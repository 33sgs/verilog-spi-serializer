==> flow/design.v <==
module serializer (i_Clock, i_Data_Ready, i_Data, o_CS, o_MOSI, o_SCLK, o_Ready);
	parameter	DATA_SIZE = 32,  
				DIVIDE_BY = 4;  
	input wire i_Clock;  
	input wire i_Data_Ready;  
	input wire [DATA_SIZE-1:0] i_Data;  
	output reg o_CS;  
	output reg o_MOSI;  
	output reg o_SCLK;  
	output reg o_Ready;  
	reg [DATA_SIZE-1:0] r_Data;
	reg [$clog2(DATA_SIZE)-1:0] r_Data_Index;
	reg [1:0] r_State;
	reg [$clog2(DIVIDE_BY)-1:0] r_Div;
	initial
	begin
			o_CS <= 1'b1;
			r_State <= 2'b00;
			o_MOSI <= 1'b0;
			o_SCLK <= 1'b0;
			o_Ready <= 1'b1;
			r_Data_Index <= 5'b00001;
			r_Div <= 1'b0;
	end
	always @(posedge i_Clock)
	begin
		r_Div <= r_Div + 1'b1;
		if(r_Div == (DIVIDE_BY-1))
		begin
			if(o_Ready && i_Data_Ready)
			begin
				r_Data <= i_Data;
				r_State <= 2'b00;
				o_Ready <= 1'b0;
				o_CS <= 1'b0;
			end
			else if (!o_Ready)
			begin
				if(r_State == 0)
				begin
					o_MOSI <= r_Data[0];
					r_State <= 1;
				end
				else if(r_State == 1)
				begin
					o_SCLK <= ~o_SCLK;
					if(o_SCLK)
					begin
						o_MOSI <= r_Data[r_Data_Index];
						if(r_Data_Index < (DATA_SIZE-1))
						begin
							r_Data_Index <= r_Data_Index + 1;
						end
						else
						begin
							r_State <= 2;
						end
					end
				end
				else if(r_State == 2)
				begin
					o_SCLK <= ~o_SCLK;
					r_State <= 3;
				end
				else if(r_State == 3)
				begin
					r_State <= 0;
					o_SCLK <= 1'b0;
					o_CS <= 1'b1;
					o_MOSI <= 1'b0;
					r_Data_Index <= 5'b00001;
					o_Ready <= 1'b1;
				end
			end
		end
	end
endmodule
* Reports on serializer
Tool output for the design above, in the order of the flow.
Line numbers count from 1 in the design file above.
Operators carry their Yosys type and port widths (W data, S select, Z words).
A cell with - has no value.
- Top module :: serializer
- Clock input :: i_Clock
- Cell library :: sky130hd
- Timing corner :: tt_025C_1v80

* Word level
Source: Yosys, flattened and elaborated, memories not mapped. Widths are those after wreduce. Registers that Yosys merges into a memory's read port (data or address) are not register bits. Print and check cells do not count. Equal cells are merged and count once.
- Add/subtract/negate cells :: 2
- $lt $le $gt $ge :: 1
- Equal/unequal tests :: 15
- Shifts and indexed selects :: 1
- Mux-type cells :: 29
- Bitwise gates (word level) :: 4
- Reductions and logical operators :: 13
** Operator list (number)
- $shiftx A32 B5 Y1 :: 1
- $mux W5 :: 5
- $mux W1 :: 17
- $mux W2 :: 7
- $reduce_and A6 Y1 :: 2
- $ne A2 B2 Y1 const B :: 5
- $reduce_and A5 Y1 :: 2
- $ne A4 B4 Y1 const B :: 2
- $reduce_and A8 Y1 :: 1
- $eq A2 B2 Y1 const B :: 3
- $ne A3 B3 Y1 const B :: 2
- $reduce_bool A3 Y1 :: 2
- $add A5 B1 Y5 const B :: 1
- $lt A5 B5 Y1 const B :: 1
- $reduce_bool A5 Y1 :: 1
- $not A1 Y1 :: 4
- $ne A2 B1 Y1 const B :: 2
- $reduce_bool A2 Y1 :: 2
- $add A2 B1 Y2 const B :: 1
- $eq A2 B1 Y1 const B :: 1
- $logic_not A2 Y1 :: 1
- $reduce_and A2 Y1 :: 1
- $logic_and A1 B1 Y1 :: 1
- Register bits after elaboration :: 45
- Elaborated cells :: 73

* Depth
Yosys ltp: most cells in a row. Word level: on the elaborated netlist, between registers, memories and ports. Mapped: between sequential cells and ports; inverters and the memories' decode and read muxes count.
- Word-level depth :: 6
- ABC_AREA :: 0
- Gate-level depth with buffers :: 7
- Depth with buffers taken out :: 7

* Netlist
Source: synth_stat.txt of the flow (Yosys; design flattened, memories mapped). It holds for the ABC_AREA given above (unset counts as 0); a run with the other value may have another netlist.
- Cells in the netlist :: 129
- Synthesis area :: 2009.4 µm²
- Flip-flop cells :: 45
- Buffer cells :: 5
** Cell types (number)
- sky130_fd_sc_hd__edfxtp_1 :: 43
- sky130_fd_sc_hd__ha_1 :: 8
- sky130_fd_sc_hd__mux2i_1 :: 7
- sky130_fd_sc_hd__mux4_1 :: 2
- sky130_fd_sc_hd__mux4_2 :: 2
- sky130_fd_sc_hd__dfxtp_1 :: 2
- sky130_fd_sc_hd__buf_6 :: 3
- sky130_fd_sc_hd__and2_1 :: 5
- sky130_fd_sc_hd__nand2_1 :: 8
- sky130_fd_sc_hd__nand2b_1 :: 4
- sky130_fd_sc_hd__o21ai_0 :: 5
- sky130_fd_sc_hd__nor2_1 :: 6
- sky130_fd_sc_hd__xnor2_1 :: 2
- sky130_fd_sc_hd__nand3_1 :: 3
- sky130_fd_sc_hd__o21a_1 :: 2
- sky130_fd_sc_hd__clkbuf_8 :: 1
- sky130_fd_sc_hd__o22ai_1 :: 2
- sky130_fd_sc_hd__inv_1 :: 3
Not listed: further types 19, cells in them 21.

* Path before layout
Path of least setup slack by OpenSTA after synthesis, without wires, with an ideal clock, recovery checks aside; 20% of the period is set as input and as output delay. Where synthesis merged equal registers, the netlist keeps one of their names.
- Kind :: register -> register
- Start point :: register r_Div[0]
- End point :: register r_Data[0]
- Clock period :: 1.99 ns
- Setup time :: 0.392 ns
- Launch time at the first pin :: 0.000 ns
- Arrival time :: 1.373 ns
- Required time :: 1.598 ns
- Slack :: 0.225 ns
- Delay of the path :: 1.765 ns
- Stages :: 3
- Period reached after synthesis :: 1.765 ns
"delay of the path" is the arrival time less input delay plus setup time.
"stages": output pins that drive a net of the path, with the launching flip-flop's if there is one; two outputs of one cell count as two.
"period reached after synthesis" = period - worst setup slack (recovery checks aside). The figure is calculated, with input and output delays left at 20% of the set period.
Between the ends stands the longest chain of elaborated cells between them, by number of cells; it is not shown to be the way that was timed. Of several equally long chains one is given.
A line is the first line of the expression or statement that the cell stems from. Yosys adds cells for indexed reads and writes and turns some case tables into memories.
- Cell sequence :: sky130_fd_sc_hd__dfxtp_1 > sky130_fd_sc_hd__ha_1 > sky130_fd_sc_hd__and3_1
- Length of the longest elaborated chain :: 2
- Elaborated cells on any way between the ends :: 2
- RTL lines with such cells :: 1
- Classes of those cells :: eq/ne: 1; reduce/logical: 1
** RTL lines, path post-synthesis
- start, declared :: line 14 : reg [$clog2(DIVIDE_BY)-1:0] r_Div;
- start, assigned :: line 27 : r_Div <= r_Div + 1'b1;
- $eq A2 B2 Y1 :: line 28 : if(r_Div == (DIVIDE_BY-1))
- $reduce_and A2 Y1
- end, assigned :: line 32 : r_Data <= i_Data;
- end, declared :: line 11 : reg [DATA_SIZE-1:0] r_Data;

* Timing after layout
From the final timing report of entry A: the path of least setup slack in the routed layout; clock arrival at registers is part of the times.
- Kind :: register -> register
- Start point :: register r_Data_Index[0]
- End point :: register o_MOSI
- Clock period :: 1.44 ns
- Setup time :: 0.24 ns
- Launch time at the first pin :: 0.30 ns
- Arrival time :: 1.94 ns
- Required time :: 1.49 ns
- Slack :: -0.45 ns
- Stages :: 8
Between the ends stands the longest chain of elaborated cells between them, by number of cells; it is not shown to be the way that was timed. Of several equally long chains one is given.
A register here has more assigning lines than the two given.
- Cell sequence :: sky130_fd_sc_hd__edfxtp_1 > sky130_fd_sc_hd__buf_6 > sky130_fd_sc_hd__buf_12 > sky130_fd_sc_hd__mux2i_1 > sky130_fd_sc_hd__nor4b_2 > sky130_fd_sc_hd__a311oi_2 > sky130_fd_sc_hd__a22oi_2 > sky130_fd_sc_hd__o21a_1
- Length of the longest elaborated chain :: 4
- Elaborated cells on any way between the ends :: 4
- RTL lines with such cells :: 4
- Classes of those cells :: shift: 1; mux: 3
** RTL lines, path after layout
- start, declared :: line 12 : reg [$clog2(DATA_SIZE)-1:0] r_Data_Index;
- start, assigned :: line 52 : r_Data_Index <= r_Data_Index + 1;
- start, assigned :: line 71 : r_Data_Index <= 5'b00001;
- $shiftx A32 B5 Y1 :: line 49 : o_MOSI <= r_Data[r_Data_Index];
- $mux W1 :: line 47 : if(o_SCLK)
- $mux W1 :: line 44 : else if(r_State == 1)
- $mux W1 :: line 39 : if(r_State == 0)
- end, assigned :: line 41 : o_MOSI <= r_Data[0];
- end, assigned :: line 49
- end, declared :: line 8 : output reg o_MOSI;

Appendix: measured runs

Measured results for serializer: 2 stored runs of the Yosys and OpenROAD flow on sky130hd. The settings differ; the order carries no meaning. The constraints put input and output delay at 20% of the set period each and load the outputs with 0.01 pF.
"clock period achieved" is the run's clock period less its worst setup slack. It is reckoned from that one timing run; input and output delays stay at 20% of the period that was set.
"time used up by the worst setup path" means the part of the period allowed to the worst setup path (the constraints hold back 20% at inputs and 20% at outputs) less its slack; where the path has registers, the arrival times of their clocks count too.
"power consumption" is the tool's figure for a default switching activity; nothing was simulated.

** Entry A
- Settings :: period_ns=1.44; CORE_UTILIZATION=60; CORE_ASPECT_RATIO=1.51; CORE_MARGIN=10; TNS_END_PERCENT=20; CTS_CLUSTER_SIZE=51; CAP_MARGIN=20; SLEW_MARGIN=20
- Cell area after synthesis :: 2,009.4 µm²
- Die footprint :: 6,113.0 µm²
- Standard-cell area after routing :: 2,859.0 µm²
- Utilization after routing :: 89.6 %
- Setup slack of the critical path :: -0.446 ns
- Summed negative setup slack :: -1.745 ns
- Worst-case hold slack :: 0.401 ns
- Power consumption :: 2,281 uW
- Clock period achieved :: 1.886 ns
- Time used up by the worst setup path :: 1.89 ns
- Worst setup path type :: register -> register

** Entry B
- Settings :: period_ns=3.14; CORE_UTILIZATION=55; PLACE_DENSITY_LB_ADDON=0.21; CORE_ASPECT_RATIO=0.66; TNS_END_PERCENT=20; GPL_TIMING_DRIVEN=0; CTS_CLUSTER_SIZE=14; MIN_ROUTING_LAYER=met1; CAP_MARGIN=20; CORE_MARGIN=2; SLEW_MARGIN=20
- Cell area after synthesis :: 2,009.4 µm²
- Die footprint :: 4,163.4 µm²
- Standard-cell area after routing :: 2,551.2 µm²
- Utilization after routing :: 74.5 %
- Setup slack of the critical path :: 1.016 ns
- Summed negative setup slack :: 0.000 ns
- Worst-case hold slack :: 0.385 ns
- Power consumption :: 1,118 uW
- Clock period achieved :: 2.124 ns
- Time used up by the worst setup path :: 2.12 ns
- Worst setup path type :: register -> register
